==> flow/design.v <==
`timescale 1 ps / 1 ps
module OFDM_Symbol_Sync #(
    THRESHOLD=100,
    OFDM_SYMBOL_LENGTH=64
) (
		output  reg        sample_clock_reset,  
		input  wire        clock_clk,              
        input  wire        reset_reset,
		input  wire signed [31:0] asi_in0_data,            
		input  wire        asi_in0_valid,           
		output reg  [31:0] aso_out0_data,           
		output reg         aso_out0_valid,          
		output reg         aso_out0_endofpacket,    
		output reg         aso_out0_startofpacket,  
		output  reg        pre_sampling             
	);
    wire signed [15:0] asiReal;
    wire signed [15:0] asiImag;
    reg signed [31:0]tMA32;
    reg signed [31:0]tMA32C2;
    reg signed [31:0]tMA32Accu;
    reg signed [31:0]tMA32C2Accu;
    reg signed [5:0]tMA32Index;
    reg signed [5:0]tMA32C2Index;
    reg signed [31:0]tMA4;
    reg signed [31:0]tMA4C2;
    reg signed [31:0]tMA4Accu;
    reg signed [31:0]tMA4C2Accu;
    reg signed [5:0]tMA4Index;
    reg signed [5:0]tMA4C2Index;
    reg signed [31:0]tMADifference;
    reg signed [31:0]tMAC2Difference;
    reg [15:0]tMA32Settd;
    reg [15:0]tMA32C2Settd;
    reg [10:0]tIDLECounter;
    reg tSlackState;
    reg tSlackStateC2;
    reg tAccuFlag;
    reg tAccuFlagC2;
    reg [1:0]tInnerState;
    reg tPacketState;
    reg [15:0]tDataCounter;
    wire signed [31:0]tSyncChannelData;
    wire signed [31:0]tSyncChannelDataC2;
    assign tSyncChannelData={{16{asi_in0_data[15]}},asi_in0_data[15:0]};
    assign tSyncChannelDataC2={{16{asi_in0_data[31]}},asi_in0_data[31:16]};
    assign asiReal=asi_in0_data[31:16];
    assign asiImag=asi_in0_data[15:0];
    always @ (posedge clock_clk or posedge reset_reset)begin
        if(reset_reset) begin
            tMA32<=0;
            tMA32C2<=0;
            tMA32Accu<=0;
            tMA32C2Accu<=0;
            tMA32Index<=0;
            tMA32C2Index<=0;
            tMA4<=0;
            tMA4C2<=0;
            tMA4Accu<=0;
            tMA4C2Accu<=0;
            tMA4Index<=0;
            tMA4C2Index<=0;
            tAccuFlag<=0;
            tAccuFlagC2<=0;
            tMA32Settd<=0;
            tMA32C2Settd<=0;
            tMADifference=0;
            tMAC2Difference=0;
            pre_sampling<=1;
            tPacketState<=0;
            tDataCounter<=0;
            tInnerState<=0;
            tIDLECounter<=0;
            tSlackState<=0;
        end
        else begin
            case (tInnerState)
                0:begin 
                    if(asi_in0_valid)begin
                        if(tMA4Index==1)begin
                            tMA4<=(tMA4Accu>>>1);
                            tMA4Accu<=tSyncChannelData;
                            tMA4Index<=0;
                            tMADifference=(tMA32-tMA4)>0?(tMA32-tMA4):(tMA4-tMA32);
                            if(tMADifference>THRESHOLD&&tMA32Settd==1)begin
                                pre_sampling<=0;
                                tInnerState<=1;
                                aso_out0_valid<=1;
                                aso_out0_startofpacket<=1;
                            end
                        end else begin
                            tMA4Accu<=tMA4Accu+tSyncChannelData;
                            tMA4Index<=tMA4Index+1;
                        end
                        if (tMA32Index==31)begin
                            tAccuFlag<=1;
                            tMA32<=(tMA32Accu>>>5);
                            tMA32Index<=0;
                            tMA32Accu<=0;
                            tMA32Settd<=1;
                        end else begin
                            tMA32Accu<=tMA32Accu+tSyncChannelData;
                            tMA32Index<=tMA32Index+1;
                        end
                        if(tMA4C2Index==1)begin
                            tMA4C2<=(tMA4C2Accu>>>1);
                            tMA4C2Accu<=tSyncChannelDataC2;
                            tMA4C2Index<=0;
                            tMAC2Difference=(tMA32C2-tMA4C2)>0?(tMA32C2-tMA4C2):(tMA4C2-tMA32C2);
                            if(tMAC2Difference>THRESHOLD&&tMA32C2Settd==1)begin
                                pre_sampling<=0;
                                tInnerState<=1;
                                aso_out0_valid<=1;
                                aso_out0_startofpacket<=1;
                            end
                        end else begin
                            tMA4C2Accu<=tMA4C2Accu+tSyncChannelDataC2;
                            tMA4C2Index<=tMA4C2Index+1;
                        end
                        if (tMA32C2Index==31)begin
                            tAccuFlagC2<=1;
                            tMA32C2<=(tMA32C2Accu>>>5);
                            tMA32C2Index<=0;
                            tMA32C2Accu<=0;
                            tMA32C2Settd<=1;
                        end else begin
                            tMA32C2Accu<=tMA32C2Accu+tSyncChannelDataC2;
                            tMA32C2Index<=tMA32C2Index+1;
                        end
                    end
                end
                1:begin
                    if(aso_out0_valid) begin
                        aso_out0_valid<=0;
                    end
                    else begin
                        if(asi_in0_valid)
                            aso_out0_valid<=1;
                    end
                    if(aso_out0_startofpacket)
                        aso_out0_startofpacket<=0;
                    if(asi_in0_valid)begin
                        if(!tPacketState)begin
                            aso_out0_startofpacket<=1;
                            tPacketState<=1;
                        end
                        aso_out0_data={{16'b0-asiReal},{16'b0-asiImag}};
                        if(tDataCounter==OFDM_SYMBOL_LENGTH-1)begin
                            aso_out0_endofpacket<=1;
                            tDataCounter<=tDataCounter+1;
                        end
                        else if(tDataCounter==OFDM_SYMBOL_LENGTH)begin
                            aso_out0_endofpacket<=0;
                            aso_out0_valid<=0;
                            tPacketState<=0;
                            tMA32<=0;
                            tMA32C2<=0;
                            tMA32Accu<=0;
                            tMA32C2Accu<=0;
                            tMA32Index<=0;
                            tMA32C2Index<=0;
                            tMA4<=0;
                            tMA4C2<=0;
                            tMA4Accu<=0;
                            tMA4C2Accu<=0;
                            tMA4Index<=0;
                            tMA4C2Index<=0;
                            tAccuFlag<=0;
                            tAccuFlagC2<=0;
                            tMA32Settd<=0;
                            tMA32C2Settd<=0;
                            tMADifference=0;
                            tMAC2Difference=0;
                            pre_sampling<=1;
                            tPacketState<=0;
                            tDataCounter<=0;
                            tInnerState<=2;
                            tSlackState<=0;
                            tIDLECounter<=0;
                        end
                        else begin
                            tDataCounter<=tDataCounter+1;
                        end
                    end
                end
                2:begin
                    if(tIDLECounter<512)
                        tIDLECounter<=tIDLECounter+1;
                    else
                        tInnerState<=0;
                end
            endcase
        end
    end
endmodule
Tool chain data of OFDM_Symbol_Sync
Tool output for the design above, in the order of the flow.
Lines are those of the file above, counted from 1.
Operators: Yosys type, input widths -> output width; for muxes data width and select width s.
{ "inputs": {"top_module": "OFDM_Symbol_Sync", "clock_port": "clock_clk", "lib": "sky130hd", "lib_corner": "tt_025C_1v80"} }

Word level
Counts by Yosys on the flattened word-level netlist (proc, flatten, opt, wreduce; memories kept). Register bits leave out memories and registers merged into their read ports (data or address). Print and check cells are left out. Cells with the same type and inputs are merged into one.
{ "classes": {"n_cmp": 5, "logic": 1, "n_reduce_logical": 18, "mux": 101, "n_eq": 20, "addsub": 16} }
{ "ops": {"columns": ["cell", "count"], "rows": [
  ["$mux 32", 21],
  ["$pmux 32 s2", 8],
  ["$mux 16", 9],
  ["$add 32x16->32", 4],
  ["$sub 32x32->32", 4],
  ["$mux 6", 11],
  ["$gt 32x1->1 const B", 2],
  ["$gt 32x8->1 const B", 2],
  ["$pmux 16 s2", 2],
  ["$pmux 6 s2", 4],
  ["$mux 11", 4],
  ["$sub 1x16->16 const A", 2],
  ["$eq 16x1->1 const B", 2],
  ["$reduce_and 6->1", 5],
  ["$mux 1", 28],
  ["$add 6x2->6 const B", 4],
  ["$pmux 11 s2", 1],
  ["$ne 2x2->1 const B", 10],
  ["$mux 2", 9],
  ["$add 16x1->16 const B", 1],
  ["$eq 16x6->1 const B", 1],
  ["$eq 16x7->1 const B", 1],
  ["$eq 6x2->1 const B", 2],
  ["$eq 6x6->1 const B", 2],
  ["$add 11x1->11 const B", 1],
  ["$lt 11x10->1 const B", 1],
  ["$reduce_and 5->1", 2],
  ["$reduce_bool 2->1", 3]
]} }
Not listed: further kinds 11, cells in them 15.
{ "bits": {"register_bits": 378, "output_inout_bits": 37, "inputBits": 35, "elab_cells": 184} }

Depth
Longest topological path by Yosys (ltp), each cell counted once; first at word level (registers and memories cut), then after technology mapping (sequential cells cut; the memories' decode and read muxes count).
{ "depth": {"word_depth": 11, "abc_area": 0, "depth_mapped": 18, "ltp_nobuf": 18} }

Netlist
Source: synth_stat.txt of the flow (Yosys; design flattened, memories mapped). It holds for the ABC_AREA given above (unset counts as 0); a run with the other value may have another netlist.
The area totals of this step are shown rounded.
{ "by_type": {"columns": ["cell", "count", "type_area_um2"], "rows": [
  ["sky130_fd_sc_hd__dfrtp_1", 300, 7507.2],
  ["sky130_fd_sc_hd__ha_1", 259, 3.24E+03],
  ["sky130_fd_sc_hd__o21ai_0", 347, 1.74E+03],
  ["sky130_fd_sc_hd__nand2_1", 387, 1.45E+03],
  ["sky130_fd_sc_hd__a21oi_1", 244, 1.22E+03],
  ["sky130_fd_sc_hd__xnor2_1", 122, 1.07E+03],
  ["sky130_fd_sc_hd__edfxtp_1", 35, 1.05E+03],
  ["sky130_fd_sc_hd__xor2_1", 94, 823.29],
  ["sky130_fd_sc_hd__nor2_1", 215, 807.024],
  ["sky130_fd_sc_hd__nand2b_1", 120, 750.72],
  ["sky130_fd_sc_hd__inv_1", 183, 686.909],
  ["sky130_fd_sc_hd__a21o_1", 75, 563.04],
  ["sky130_fd_sc_hd__clkbuf_1", 125, 469.2],
  ["sky130_fd_sc_hd__a22o_1", 47, 411.645],
  ["sky130_fd_sc_hd__nand3_1", 65, 325.312],
  ["sky130_fd_sc_hd__nor3_1", 62, 310.298],
  ["sky130_fd_sc_hd__o21a_1", 40, 300.288],
  ["sky130_fd_sc_hd__nor2b_1", 42, 262.752]
]} }
Not listed: further types 80, cells in them 531.
{ "mapped": {"ff_cells": 337, "yosys_area_um2": 27000, "buf_cells": 138, "seqArea_um2": 8600, "stdcells": 3293} }

Timing after synthesis
Source: OpenSTA report_checks on the synthesized netlist (no wires, ideal clock, input and output delay 20% of the period each), path of least setup slack; recovery checks are left aside. Register names are those of the netlist, which keeps one name where synthesis merged equal registers.
{ "synth_timing": {"path_type": "input-to-reg", "startpoint": "input port asi_in0_data[0]", "endpoint": "register tMA32Accu[30]", "path_buffers": 0, "setup_ns": 0.126, "launch_ns": 1.586, "path_delay_ns": 3.610, "arrival_ns": 5.070, "clock_period_ns": 7.93, "stages": 16, "in_delay_ns": 1.586, "setup_slack_ns": 2.734, "required_ns": 7.804, "period_less_setup_slack_ns": 5.196} }
"path_delay_ns" is the arrival time less input delay plus setup time.
"stages" counts driving pins, that of a launching flip-flop among them; a cell with two outputs on the path counts twice.
"period_less_setup_slack_ns" = period - worst setup slack (recovery checks aside). The figure is calculated, with input and output delays left at 20% of the set period.
Between the ends stands the longest chain of elaborated cells between them, by number of cells; it is not shown to be the way that was timed. Of several equally long chains one is given.
Each line given opens the expression or statement behind the cell; cells for indexed reads and writes are added by Yosys, which also makes memories of some case tables.
A register here has more assigning lines than the two given.
{ "synth_via": {"path_cell_list": "sky130_fd_sc_hd__ha_1 -> sky130_fd_sc_hd__fa_1 -> sky130_fd_sc_hd__a21o_1 -> sky130_fd_sc_hd__a21o_1 -> sky130_fd_sc_hd__a2111oi_0 -> sky130_fd_sc_hd__or3_1 -> sky130_fd_sc_hd__o211a_1 -> sky130_fd_sc_hd__o31ai_1 -> sky130_fd_sc_hd__or4_1 -> sky130_fd_sc_hd__a31oi_1 -> sky130_fd_sc_hd__nor2b_1 -> sky130_fd_sc_hd__o21ai_0 -> sky130_fd_sc_hd__a21oi_1 -> sky130_fd_sc_hd__a41oi_1 -> sky130_fd_sc_hd__mux2i_1 -> sky130_fd_sc_hd__a221o_1", "elab_chain_len": 4, "cone_cells": 4, "cone_lines": 4, "classes_between": "1 x add/sub; 3 x mux"} }
{ "synth_rtl": {"columns": ["element", "line_no", "text"], "rows": [
  ["from (decl)", 9, "input wire signed [31:0] asi_in0_data,"],
  ["$add 32x16->32", 102, "tMA32Accu<=tMA32Accu+tSyncChannelData;"],
  ["$mux 32", 95, "if (tMA32Index==31)begin"],
  ["$mux 32", 79, "if(asi_in0_valid)begin"],
  ["$pmux 32 s2", 77, "case (tInnerState)"],
  ["to (assign)", 99, "tMA32Accu<=0;"],
  ["to (assign)", 102, null],
  ["to (decl)", 21, "reg signed [31:0]tMA32Accu;"]
]} }

Path in the finished layout
Path of least setup slack in the final report of run 1 (OpenROAD, finished layout, wires in). Where an end is a register, its clock arrival counts in the times.
{ "layout_timing": {"path_type": "input-to-reg", "startpoint": "input port asi_in0_data[0]", "endpoint": "register tMA32Accu[30]", "setup_slack_ns": 2.78, "arrival_ns": 6.58, "clock_period_ns": 8.86, "stages": 17, "launch_ns": 1.77, "required_ns": 9.36, "path_buffers": 1, "setup_ns": 0.08, "in_delay_ns": 1.77} }
Between the ends stands the longest chain of elaborated cells between them, by number of cells; it is not shown to be the way that was timed. Of several equally long chains one is given.
A register here has more assigning lines than the two given.
{ "layout_via": {"path_cell_list": "sky130_fd_sc_hd__clkdlybuf4s50_1 -> sky130_fd_sc_hd__ha_1 -> sky130_fd_sc_hd__fa_1 -> sky130_fd_sc_hd__a21o_1 -> sky130_fd_sc_hd__a21o_1 -> sky130_fd_sc_hd__a2111oi_0 -> sky130_fd_sc_hd__or3_1 -> sky130_fd_sc_hd__o211a_1 -> sky130_fd_sc_hd__o31ai_1 -> sky130_fd_sc_hd__or4_1 -> sky130_fd_sc_hd__a31oi_1 -> sky130_fd_sc_hd__nor2b_1 -> sky130_fd_sc_hd__o21ai_0 -> sky130_fd_sc_hd__a21oi_1 -> sky130_fd_sc_hd__a41oi_1 -> sky130_fd_sc_hd__mux2i_1 -> sky130_fd_sc_hd__a221o_1", "elab_chain_len": 4, "cone_cells": 4, "cone_lines": 4, "classes_between": "1 x add/sub; 3 x mux"} }
{ "layout_rtl": {"columns": ["element", "line_no", "text"], "rows": [
  ["from (decl)", 9, "input wire signed [31:0] asi_in0_data,"],
  ["$add 32x16->32", 102, "tMA32Accu<=tMA32Accu+tSyncChannelData;"],
  ["$mux 32", 95, "if (tMA32Index==31)begin"],
  ["$mux 32", 79, "if(asi_in0_valid)begin"],
  ["$pmux 32 s2", 77, "case (tInnerState)"],
  ["to (assign)", 99, "tMA32Accu<=0;"],
  ["to (assign)", 102, null],
  ["to (decl)", 21, "reg signed [31:0]tMA32Accu;"]
]} }

Add stored flow runs of OFDM_Symbol_Sync

OFDM_Symbol_Sync through Yosys and OpenROAD on sky130hd: 2 stored runs, unordered, with their settings and measured results. The constraints put input and output delay at 20% of the set period each and load the outputs with 0.01 pF.
"period_reached_ns" is the run's clock period less its worst setup slack. It is reckoned from that one timing run; input and output delays stay at 20% of the period that was set.
"worst_path_allowed_less_slack_ns" is the time allowed to the run's worst setup path (the clock period less input and output delay, where it has them) less its slack. Clock arrival times count: a late capture clock shortens it, a late launch clock lengthens it.
The measured numbers are rounded.
[
  {
    "run": "run 1",
    "settings": { "period_ns": 8.86, "CORE_UTILIZATION": 23, "PLACE_DENSITY": 0.63, "HOLD_SLACK_MARGIN": 0.11, "CORE_ASPECT_RATIO": 1.62, "GPL_TIMING_DRIVEN": 1, "GPL_ROUTABILITY_DRIVEN": 0, "CTS_CLUSTER_SIZE": 66, "CTS_CLUSTER_DIAMETER": 252, "CAP_MARGIN": 10, "SLEW_MARGIN": 30, "CORE_MARGIN": 2 },
    "results": { "post_route_util_frac": 0.25, "worst_path_allowed_less_slack_ns": 4.31, "worstPathKind": "input-to-reg", "total_negative_slack_ns": 0.000, "ws_hold_ns": 0.50, "worst_setup_slack_ns": 2.8, "stdcell_area_um2": 30000, "synthArea_um2": 27000, "die_um2": 120000, "period_reached_ns": 6.078 }
  },
  {
    "run": "run 2",
    "settings": { "period_ns": 8.65, "CORE_UTILIZATION": 45, "SETUP_SLACK_MARGIN": 0.1, "PLACE_DENSITY_LB_ADDON": 0.28, "CORE_MARGIN": 8, "CELL_PAD_IN_SITES_GLOBAL_PLACEMENT": 3, "CELL_PAD_IN_SITES_DETAIL_PLACEMENT": 0, "ABC_AREA": 1, "CTS_CLUSTER_DIAMETER": 359, "CAP_MARGIN": 35, "SLEW_MARGIN": 30 },
    "outcome": "stopped before the end: placement reported FLW-0024"
  }
]
