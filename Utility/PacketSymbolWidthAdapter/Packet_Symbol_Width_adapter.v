==> flow/design.v <==
`timescale 1 ps / 1 ps
module Packet_Symbol_Width_adapter #(
		parameter INPUT_SYMBOL_WIDTH  = 256,
		parameter OUTPUT_SYMBOL_WIDTH = 32
	) (
		input  wire        clock_clk,              
		input  wire        reset_reset,            
		output reg  [OUTPUT_SYMBOL_WIDTH-1:0] aso_out0_data,          
		input  wire        aso_out0_ready,         
		output reg         aso_out0_valid,         
		output reg         aso_out0_endofpacket,   
		output reg         aso_out0_startofpacket, 
		input  wire [INPUT_SYMBOL_WIDTH-1:0] asi_in0_data,           
		output reg         asi_in0_ready,          
		input  wire        asi_in0_valid,          
		input  wire        asi_in0_endofpacket,    
		input  wire        asi_in0_startofpacket   
	);
    reg  [INPUT_SYMBOL_WIDTH-1:0] tInputSymbolBuffer;
    reg  [3:0] tInnerState;
    reg  [$clog2(INPUT_SYMBOL_WIDTH/OUTPUT_SYMBOL_WIDTH)+2:0] tOBytesCounter;
    reg  [20:0] tOSymbolCounter;
    reg  tPacketingState;
    always @(posedge clock_clk or posedge reset_reset) begin
        if(reset_reset) begin
            tInputSymbolBuffer <= 0;
            tOSymbolCounter <=0;
            tOBytesCounter <=0;
            tInnerState <= 0;
            tPacketingState <=0;
            asi_in0_ready<=1;
        end
        else begin
            case(tInnerState)
                0:begin
                    asi_in0_ready <= 1 ;
                    aso_out0_valid <=0 ;
                    if(asi_in0_startofpacket && asi_in0_valid) begin
                        tInnerState<=1;
                        tInputSymbolBuffer <= asi_in0_data;
                        asi_in0_ready <= 0 ;
                    end
                end
                1:begin
                    if(aso_out0_startofpacket)
                        aso_out0_startofpacket<=0;
                    if(tOBytesCounter<(INPUT_SYMBOL_WIDTH/OUTPUT_SYMBOL_WIDTH))begin
                        if(!tPacketingState)begin
                            aso_out0_startofpacket<=1;
                            tPacketingState<=1;
                        end
                        aso_out0_valid <=1;
                        aso_out0_data  <= tInputSymbolBuffer[((INPUT_SYMBOL_WIDTH/OUTPUT_SYMBOL_WIDTH)-tOBytesCounter)*OUTPUT_SYMBOL_WIDTH-1-:OUTPUT_SYMBOL_WIDTH];
                        tOBytesCounter<=tOBytesCounter+1;
                        tOSymbolCounter<=tOSymbolCounter+1;
                    end
                    else begin
                        aso_out0_valid <=0;
                        asi_in0_ready <= 1 ;
                    end
                    if(asi_in0_valid &&asi_in0_ready) begin
                        tInputSymbolBuffer <= asi_in0_data;
                        asi_in0_ready  <= 0;
                        tOBytesCounter <= 0;
                        if(asi_in0_endofpacket)begin
                            tInnerState<=2;
                        end
                    end
                end
                2:begin
                    if(tOBytesCounter<(INPUT_SYMBOL_WIDTH/OUTPUT_SYMBOL_WIDTH))begin
                        aso_out0_valid <=1;
                        aso_out0_data  <= tInputSymbolBuffer[((INPUT_SYMBOL_WIDTH/OUTPUT_SYMBOL_WIDTH)-tOBytesCounter)*OUTPUT_SYMBOL_WIDTH-1-:OUTPUT_SYMBOL_WIDTH];
                        tOBytesCounter<=tOBytesCounter+1;
                        tOSymbolCounter<=tOSymbolCounter+1;
                        if(tOBytesCounter==(INPUT_SYMBOL_WIDTH/OUTPUT_SYMBOL_WIDTH)-1)
                            aso_out0_endofpacket<=1;
                    end
                    else begin
                        aso_out0_valid <=0;
                        asi_in0_ready<=1;
                        aso_out0_endofpacket<=0;
                        tPacketingState<=0;
                        tInnerState<=0;
                        tInputSymbolBuffer<=0;
                        tOBytesCounter<=0;
                        tOSymbolCounter<=0;
                    end
                end
            endcase
        end
    end
endmodule
# [Step by step through the tools: Packet_Symbol_Width_adapter]
# The steps from the RTL of Packet_Symbol_Width_adapter to its reports follow in flow order.
# Lines are those of the file above, counted from 1.
# A cell with -- has no value.
[inputs] top="Packet_Symbol_Width_adapter" clock_port="clock_clk" lib="sky130hd" corner="tt_025C_1v80"

# [After elaboration]
# Source: Yosys, flattened and elaborated, memories not mapped. Widths are those after wreduce. Registers that Yosys merges into a memory's read port (data or address) are not register bits. Print and check cells do not count.
[word_totals] register_bits=303 wordCells=68 output_inout_bits=36 input_bits=262
[classes] shifts=1 n_reduce_logical=14 equal=11 n_addsub=5 n_cmp=1 n_mux=26 n_logic=1
[ops] operator="case mux 256 bit (select 3 bit)" count=1
[ops] operator="2-to-1 mux 256 bit" count=3
[ops] operator="indexed select 256 x 15 -> 32 bit" count=1
[ops] operator="2-to-1 mux 32 bit" count=2
[ops] operator="2-to-1 mux 6 bit" count=3
[ops] operator="2-to-1 mux 4 bit" count=4
[ops] operator="subtractor 14 x 7 -> 15 bit with constant B" count=1
[ops] operator="adder 13 x 2 -> 14 bit with constant B" count=1
[ops] operator="subtractor 12 x 2 -> 13 bit with constant B" count=1
[ops] operator="case mux 6 bit (select 2 bit)" count=1
[ops] operator="case mux 4 bit (select 3 bit)" count=1
[ops] operator="!= test 2 bit with constant B" count=5
[ops] operator="AND reduction 3 bit" count=3
[ops] operator="2-to-1 mux 1 bit" count=8
[ops] operator="subtractor 4 x 6 -> 7 bit with constant A" count=1
[ops] operator="AND reduction 2 bit" count=3
[ops] operator="adder 6 x 1 -> 6 bit with constant B" count=1
[ops] operator="equality test 6 x 3 -> 1 bit with constant B" count=1
[ops] operator="< comparator 6 x 4 -> 1 bit with constant B" count=1
[ops] operator="AND reduction 5 bit" count=1
[ops] operator="!= test 2 x 1 -> 1 bit with constant B" count=2
[ops] operator="equality test 4 x 1 -> 1 bit with constant B" count=1
[ops] operator="equality test 4 x 2 -> 1 bit with constant B" count=1
[ops] operator="logical NOT 4 bit" count=1
[ops] operator="AND reduction 4 bit" count=1
[ops] operator="case mux 1 bit (select 2 bit)" count=2
[ops] operator="!= test 3 bit with constant B" count=1
[ops] operator="nonzero test 3 bit" count=1
# Other operator kinds: 5; their cells: 6.

# [Logic depth]
# Depth = most cells in a row (Yosys ltp): at word level without a register or memory, in the mapped netlist without a sequential cell, where the memories' decode and read muxes count.
[logic_depth] depth_word=7 abc_area=0 depth_mapped=10

# [After synthesis]
# Source: synth_stat.txt of the flow (Yosys; design flattened, memories mapped). It holds for the ABC_AREA given above (unset counts as 0); a run with the other value may have another netlist.
[by_type] cell="sky130_fd_sc_hd__dfrtp_1" count=265 area_total_um2=6631.36
[by_type] cell="sky130_fd_sc_hd__a22o_1" count=256 area_total_um2=2242.15
[by_type] cell="sky130_fd_sc_hd__edfxtp_1" count=35 area_total_um2=1.05E+03
[by_type] cell="sky130_fd_sc_hd__mux2i_1" count=37 area_total_um2=370.355
[by_type] cell="sky130_fd_sc_hd__mux2_1" count=25 area_total_um2=281.52
[by_type] cell="sky130_fd_sc_hd__a221o_1" count=28 area_total_um2=280.269
[by_type] cell="sky130_fd_sc_hd__a32o_1" count=28 area_total_um2=280.269
[by_type] cell="sky130_fd_sc_hd__a32oi_1" count=31 area_total_um2=271.51
[by_type] cell="sky130_fd_sc_hd__nand2_1" count=69 area_total_um2=258.998
[by_type] cell="sky130_fd_sc_hd__buf_2" count=40 area_total_um2=200.192
[by_type] cell="sky130_fd_sc_hd__clkbuf_1" count=34 area_total_um2=127.622
[by_type] cell="sky130_fd_sc_hd__buf_6" count=6 area_total_um2=67.565
[by_type] cell="sky130_fd_sc_hd__a32o_2" count=5 area_total_um2=56.304
[by_type] cell="sky130_fd_sc_hd__mux2_2" count=5 area_total_um2=56.304
[by_type] cell="sky130_fd_sc_hd__buf_4" count=7 area_total_um2=52.55
[by_type] cell="sky130_fd_sc_hd__dfstp_2" count=2 area_total_um2=52.55
[by_type] cell="sky130_fd_sc_hd__o211ai_1" count=6 area_total_um2=45.043
[by_type] cell="sky130_fd_sc_hd__nor2_1" count=11 area_total_um2=41.29
# Not listed: further types 39, cells in them 88.
[synth_totals] mapped_cells=978 mapped_area_um2=12958.7 ffs=302 buffers=99

# [Worst setup path after synthesis]
# Source: OpenSTA report_checks on the synthesized netlist (no wires, ideal clock, input and output delay 20% of the period each), path of least setup slack; recovery checks are left aside. Register names are those of the netlist, which keeps one name where synthesis merged equal registers.
[synth_path] kind="input -> register" startpoint="in reset_reset" endpoint="reg aso_out0_endofpacket" n_path_buf=0 in_delay_ns=1.784 clock_period_ns=8.92 stages=2 path_delay_ns=6.490 slack_ns=0.647 t_arrival_ns=7.954 t_first_pin_ns=1.784 setup_ns=0.320 period_less_setup_slack_ns=8.273
# "path_delay_ns" = arrival - input delay + setup time.
# "stages": output pins that drive a net of the path, with the launching flip-flop's if there is one; two outputs of one cell count as two.
# "period_less_setup_slack_ns" = period - worst setup slack (recovery checks aside). The figure is calculated, with input and output delays left at 20% of the set period.
# The rows between start and end are the longest chain of elaborated cells between them; the timing report does not say that the signal goes this way. Where chains are equally long, one stands for them.
# A line is the first line of the expression or statement that the cell stems from. Yosys adds cells for indexed reads and writes and turns some case tables into memories.
[synth_between] cell_sequence="sky130_fd_sc_hd__inv_1 sky130_fd_sc_hd__and3_1" elab_chain_cells=2 cone_cells=2 cone_lines=0 cone_classes="1 x logic; 1 x reduce/logical"
[synth_lines] element="start: declaration" line_no=7 rtl="input wire reset_reset,"
[synth_lines] element="inverter 1 bit"
[synth_lines] element="AND reduction 3 bit"
[synth_lines] element="end: assignment" line_no=77 rtl="aso_out0_endofpacket<=1;"
[synth_lines] element="end: assignment" line_no=82 rtl="aso_out0_endofpacket<=0;"
[synth_lines] element="end: declaration" line_no=11 rtl="output reg aso_out0_endofpacket,"

# [Path in the finished layout]
# Path of least setup slack in the final report of stored run 2 (OpenROAD, finished layout, wires in). Where an end is a register, its clock arrival counts in the times.
[layout_path] kind="input -> register" startpoint="in asi_in0_startofpacket" endpoint="reg tInputSymbolBuffer[248]" stages=6 in_delay_ns=1.82 t_first_pin_ns=1.82 n_path_buf=2 setup_ns=0.07 clock_period_ns=9.1 t_arrival_ns=4.95 slack_ns=4.58
# The rows between start and end are the longest chain of elaborated cells between them; the timing report does not say that the signal goes this way. Where chains are equally long, one stands for them.
# At most two assigning lines are given for a register; there are more.
[layout_between] cell_sequence="sky130_fd_sc_hd__clkdlybuf4s50_1 sky130_fd_sc_hd__mux2_2 sky130_fd_sc_hd__a31oi_1 sky130_fd_sc_hd__nand2b_4 sky130_fd_sc_hd__buf_4 sky130_fd_sc_hd__a22o_1" elab_chain_cells=3 cone_cells=5 cone_lines=2 cone_classes="1 x eq/ne; 2 x mux; 2 x reduce/logical"
[layout_lines] element="start: declaration" line_no=17 rtl="input wire asi_in0_startofpacket"
[layout_lines] element="logical AND 1 bit" line_no=38 rtl="if(asi_in0_startofpacket && asi_in0_valid) begin"
[layout_lines] element="2-to-1 mux 256 bit" line_no=38
[layout_lines] element="case mux 256 bit (select 3 bit)" line_no=34 rtl="case(tInnerState)"
[layout_lines] element="end: assignment" line_no=40 rtl="tInputSymbolBuffer <= asi_in0_data;"
[layout_lines] element="end: assignment" line_no=62 rtl="tInputSymbolBuffer <= asi_in0_data;"
[layout_lines] element="end: declaration" line_no=19 rtl="reg  [INPUT_SYMBOL_WIDTH-1:0] tInputSymbolBuffer;"

Add stored flow runs of Packet_Symbol_Width_adapter

Packet_Symbol_Width_adapter through Yosys and OpenROAD on sky130hd: 2 stored runs, unordered, with their settings and measured results. The constraints put input and output delay at 20% of the set period each and load the outputs with 0.01 pF.
"achieved clock period" = clock period - worst setup slack. The figure is calculated, with input and output delays left at 20% of the set period.
"worst setup path time" = time allowed to the worst setup path (clock period - input delay - output delay, where it has them) - its slack; a late launch clock adds to it, a late capture clock takes from it.
By "power" is meant OpenSTA's value without simulated activity: inputs other than the clock are taken to toggle once in ten clock periods, and the tool carries that through the logic.
[stored run 1] settings: period_ns=7.79, CORE_UTILIZATION=69, SETUP_SLACK_MARGIN=1.38, PLACE_DENSITY_LB_ADDON=0.13, CELL_PAD_IN_SITES_DETAIL_PLACEMENT=1, GPL_ROUTABILITY_DRIVEN=0, CTS_CLUSTER_SIZE=39, CAP_MARGIN=10, SLEW_MARGIN=10, CORE_MARGIN=2
[stored run 1] result: did not finish, placement stopped with DPL-0033
[stored run 2] settings: period_ns=9.1, SETUP_SLACK_MARGIN=2.69, CAP_MARGIN=20, CORE_MARGIN=2, CORE_UTILIZATION=40, SLEW_MARGIN=20
[stored run 2] result: chip area after synthesis (Yosys) 12958.7 µm², die area 33852.3 µm², standard-cell area of the final layout 17192.7 µm², utilization 54.2 %, worst setup slack after layout 4.581 ns, total negative slack 0.000 ns, worst hold slack 0.491 ns, power 0.007293 W, achieved clock period 4.519 ns, worst setup path time 2.70 ns, worst setup path kind input -> register
